==> flow/design.v <==
`timescale 1ns / 1ps
module binarytoBCD(
    input [11:0] binary,
    output reg [3:0] thos,
    output reg [3:0] huns,
    output reg [3:0] tens,
    output reg [3:0] ones
    );
    reg [11:0] bcd_data = 0, bcd_data2, bcd_data3;
    always @(binary)  
    begin
    bcd_data <= binary;  
    thos <= bcd_data/1000;  
    bcd_data2 <= bcd_data%1000;  
    huns <= bcd_data2/100;  
    bcd_data3 <= bcd_data2%100;  
    tens <= bcd_data3/10;  
    ones <= bcd_data3%10;  
    end
endmodule
`timescale 1ns / 1ps
module digital_clock(  
    input clk,
    input en,
    input rst,
    input hrup,
    input minup,
    output [3:0] s1,
    output [3:0] s2,
    output [3:0] m1,
    output [3:0] m2,
    output [3:0] h1,
    output [3:0] h2
    );
   reg [11:0] hour, min, sec;  
   reg [27:0] clkc;
   always @(posedge clk)
   begin 
   if (rst == 1'b1)
   begin
   {hour,min,sec} <= 0;
   clkc <= 0;
   end
   else if (minup == 1'b1)  
   if (min == 6'd59)
   min <=0;
   else 
   min <=min+1'd1;
   else if (hrup == 1'b1)
   if (hour ==23)
   hour <= 0;
   else
   hour <= hour +1;
   else if (en == 1'b1)
   if (clkc == 100_000_000)
   begin
   clkc <=0;
   if (sec == 6'd59)
   begin
   sec<=0;
   if(min== 6'd59)
   begin 
   min<=0;
   if (hour == 6'd23)
   hour<=0;
   else
   hour<= hour +1'd1;
   end
   else
   min <= min + 1'd1;
   end
   else
   sec<= sec+1'd1;
   end
   else
   clkc<=clkc + 1;
   end
   binarytoBCD secs(.binary(sec), .thos(), .huns(), .tens(s2), .ones(s1));
   binarytoBCD mins(.binary(min), .thos(), .huns(), .tens(m2), .ones(m1));
   binarytoBCD hours(.binary(hour), .thos(), .huns(), .tens(h2), .ones(h1));
endmodule
-- Step by step through the tools: digital_clock
Tool output for the design above, in the order of the flow.
Line numbers count from 1 in the design file above.
Library cell names are shortened.
Not given: n/a
- top module: digital_clock
- clock: clk
- library: sky130hd
- corner: tt_025C_1v80

-- Elaborated design
Source: Yosys, flattened and elaborated, memories not mapped. Widths are those after wreduce. Registers that Yosys merges into a memory's read port (data or address) are not register bits. Print and check cells do not count.
- noted equal/unequal tests: 6
- noted div/mod/pow operators: 12
- noted $add $sub $neg: 5
- mux-type cells at 15
- reductions and logical operators at 11
- noted bitwise operators: 2
- operators with widths (cell ; number):
    remainder unit 12 x 10 -> 32 bit with constant B ; 3
    remainder unit 12 x 7 -> 32 bit with constant B ; 3
    divider 12 x 4 -> 32 bit with constant B ; 3
    remainder unit 12 x 4 -> 32 bit with constant B ; 3
    2-to-1 mux 12 bit ; 14
    adder 12 x 1 -> 12 bit with constant B ; 4
    adder 28 x 1 -> 28 bit with constant B ; 1
    equality test 28 x 27 -> 1 bit with constant B ; 1
    2-to-1 mux 28 bit ; 1
    equality test 12 x 5 -> 1 bit with constant B ; 2
    equality test 12 x 6 -> 1 bit with constant B ; 2
    nonzero test 2 bit ; 7
    AND reduction 4 bit ; 2
    AND reduction 5 bit ; 1
    AND reduction 3 bit ; 1
    inverter 1 bit ; 2
    != test 2 x 1 -> 1 bit with constant B ; 1
- word-level cells at 55
- register bits after elaboration: 64

-- Depth
Depth = most cells in a row (Yosys ltp): at word level without a register or memory, in the mapped netlist without a sequential cell, where the memories' decode and read muxes count.
- word-level depth: 7
- noted ABC_AREA: 0
- depth in mapped cells: 41

-- Synthesis result
Source: synth_stat.txt of the flow (Yosys; design flattened, memories mapped). It holds for the ABC_AREA given above (unset counts as 0); a run with the other value may have another netlist.
- mapped area at 9635.5 um^2
- cell count: 1389
- flip-flops: 64
- buffer cells: 61
- cell types (type ; number):
    dfxtp_1 ; 64
    nor2_1 ; 162
    xnor2_1 ; 66
    nand2_1 ; 127
    o21ai_0 ; 82
    a21oi_1 ; 79
    xor2_1 ; 45
    ha_1 ; 22
    nor3_1 ; 47
    nand3_1 ; 42
    inv_1 ; 49
    a21o_1 ; 23
    and3_1 ; 26
    or3_1 ; 24
    and2_1 ; 23
    a211oi_1 ; 19
    o21a_1 ; 19
    o31ai_1 ; 19
Not listed: further types 94, cells in them 451.
The figures by module come from a second, unflattened synthesis with its own total; it is not the netlist above.
- cell total of the unflattened synthesis: 1502
- area (unflattened synthesis): 10926.7 um^2
Rows give one instance, submodules left out.
- by module (module ; area (um^2) ; cells ; instances ; sequential area (um^2)):
    binarytoBCD ; 2551.2 ; 368 ; 3 ; 0.0
    digital_clock ; 3273.1 ; 398 ; 1 ; 1281.2

-- Path before layout
Path of least setup slack by OpenSTA after synthesis, without wires, with an ideal clock, recovery checks aside; 20% of the period is set as input and as output delay. Where synthesis merged equal registers, the netlist keeps one of their names.
- path type: register to output
- start point: register sec[6]
- end point: output s1[3]
- path buffers: 2
- path delay: 8.573 ns
- time at the first pin: 0.000 ns
- clock period at 13.7 ns
- data required time at 10.960 ns
- external output delay: 2.740 ns
- data arrival time at 8.573 ns
- driving pins on the path: 40
- slack: 2.387 ns
- synthesis period reached: 11.313 ns
"path delay" = arrival - input delay + setup time.
A path that ends at an output port has no setup time.
"driving pins on the path": output pins that drive a net of the path, with the launching flip-flop's if there is one; two outputs of one cell count as two.
"synthesis period reached" = period - worst setup slack (recovery checks aside). The figure is calculated, with input and output delays left at 20% of the set period.
Between the ends stands the longest chain of elaborated cells between them, by number of cells; it is not shown to be the way that was timed. Of several equally long chains one is given.
Each line given opens the expression or statement behind the cell; cells for indexed reads and writes are added by Yosys, which also makes memories of some case tables.
- cell sequence: dfxtp_1 inv_1 ha_1 nor2_1 nor2_1 ha_1 nand2b_1 or4_1 a21oi_1 a311oi_1 clkbuf_1 or3_4 and2_1 nor2_1 ha_1 inv_1 o311ai_1 a211o_1 [4 not listed] a2111o_1 o22ai_2 o221ai_2 o21bai_2 a211oi_1 mux2_1 nor4_1 a221o_2 and3_1 o21ai_1 a221o_1 and3_1 a31o_1 o22ai_1 o21ai_1 xnor2_1 or3_1 o21ai_1
- noted length of the longest elaborated chain: 3
- RTL lines, path after synthesis (item ; RTL line ; RTL):
    start: declaration ; 35 ; reg [11:0] hour, min, sec;
    start: assignment ; 60 ; sec<=0;
    start: assignment ; 73 ; sec<= sec+1'd1;
    remainder unit 12 x 10 -> 32 bit ; 14 ; bcd_data2 <= bcd_data%1000;
    remainder unit 12 x 7 -> 32 bit ; 16 ; bcd_data3 <= bcd_data2%100;
    remainder unit 12 x 4 -> 32 bit ; 18 ; ones <= bcd_data3%10;
    end: declaration ; 28 ; output [3:0] s1,
Some nets on the timed path still bear RTL names; the line given drives or declares the net.
- named nets, after synthesis (signal ; RTL line ; RTL):
    s2[1] ; 17 ; tens <= bcd_data3/10;

-- Timing after layout
Path of least setup slack in the final report of job 1 (OpenROAD, finished layout, wires in). Where an end is a register, its clock arrival counts in the times.
- path type: register to output
- start point: register sec[6]
- end point: output s1[3]
- external output delay: 2.54 ns
- path buffers: 5
- data required time at 10.16 ns
- clock period at 12.7 ns
- time at the first pin: 0.33 ns
- data arrival time at 8.90 ns
- driving pins on the path: 42
- slack: 1.26 ns
Between the ends stands the longest chain of elaborated cells between them, by number of cells; it is not shown to be the way that was timed. Of several equally long chains one is given.
- cell sequence: dfxtp_4 inv_4 ha_4 nor2_4 nor2_4 ha_4 or4_4 o22ai_2 o22ai_2 or3_4 and2_4 nor2_4 ha_4 inv_4 o311ai_4 a211o_1 buf_4 a21oi_4 [6 not listed] o211ai_4 buf_12 nor2_4 or3b_4 and2_4 a31oi_4 xnor2_2 o31ai_4 buf_6 a311o_1 a31o_4 a21oi_4 o21ai_4 xnor2_2 buf_4 or3_1 o21ai_2 buf_2
- noted length of the longest elaborated chain: 3
- RTL lines, path post-layout (item ; RTL line ; RTL):
    start: declaration ; 35 ; reg [11:0] hour, min, sec;
    start: assignment ; 60 ; sec<=0;
    start: assignment ; 73 ; sec<= sec+1'd1;
    remainder unit 12 x 10 -> 32 bit ; 14 ; bcd_data2 <= bcd_data%1000;
    remainder unit 12 x 7 -> 32 bit ; 16 ; bcd_data3 <= bcd_data2%100;
    remainder unit 12 x 4 -> 32 bit ; 18 ; ones <= bcd_data3%10;
    end: declaration ; 28 ; output [3:0] s1,

Memo
Re: implementation data of digital_clock

Flow measurements of digital_clock on sky130hd: 2 stored runs with different settings, listed in no order. Input and output delays are each 20% of the period that was set; the output load is 0.01 pF.
"clock period achieved" means the clock period less the worst setup slack. The figure is calculated, with input and output delays left at 20% of the set period.
By "worst setup path time" is meant the share of the clock period that the worst setup path is allowed (20% is reserved at inputs, 20% at outputs), minus its slack. Clock arrival times at its registers enter into it.
"power": no workload was simulated; the value follows from the tool's default switching activity.

Job 1
Settings were period_ns = 12.7; CORE_UTILIZATION = 50; SETUP_SLACK_MARGIN = 1.88; PLACE_DENSITY_LB_ADDON = 0.1; HOLD_SLACK_MARGIN = 0.02; CORE_ASPECT_RATIO = 0.67; CORE_MARGIN = 2; CELL_PAD_IN_SITES_DETAIL_PLACEMENT = 0; CAP_MARGIN = 0; SLEW_MARGIN = 0; MIN_ROUTING_LAYER = met1
- Yosys chip area after synthesis at 9635.5 um^2
- die size: 20420.0 um^2
- noted the std-cell area (final layout): 13202.7 um^2
- utilization in the final report at 69.9%
- noted the worst setup slack after layout: 1.257 ns
- sum of negative setup slack: 0.000 ns
- worst-case hold slack at 0.504 ns
- power at 0.4868 mW
- clock period achieved at 11.443 ns
- worst setup path time at 8.90 ns
- worst setup path type: register to output

Job 2
Settings were period_ns = 21.1; CAP_MARGIN = 20; CORE_MARGIN = 2; CORE_UTILIZATION = 40; SLEW_MARGIN = 20
- Yosys chip area after synthesis at 9635.5 um^2
- die size: 25346.2 um^2
- noted the std-cell area (final layout): 10334.9 um^2
- utilization in the final report at 43.9%
- noted the worst setup slack after layout: 6.121 ns
- sum of negative setup slack: 0.000 ns
- worst-case hold slack at 0.500 ns
- power at 0.2780 mW
- clock period achieved at 14.979 ns
- worst setup path time at 10.76 ns
- worst setup path type: register to output
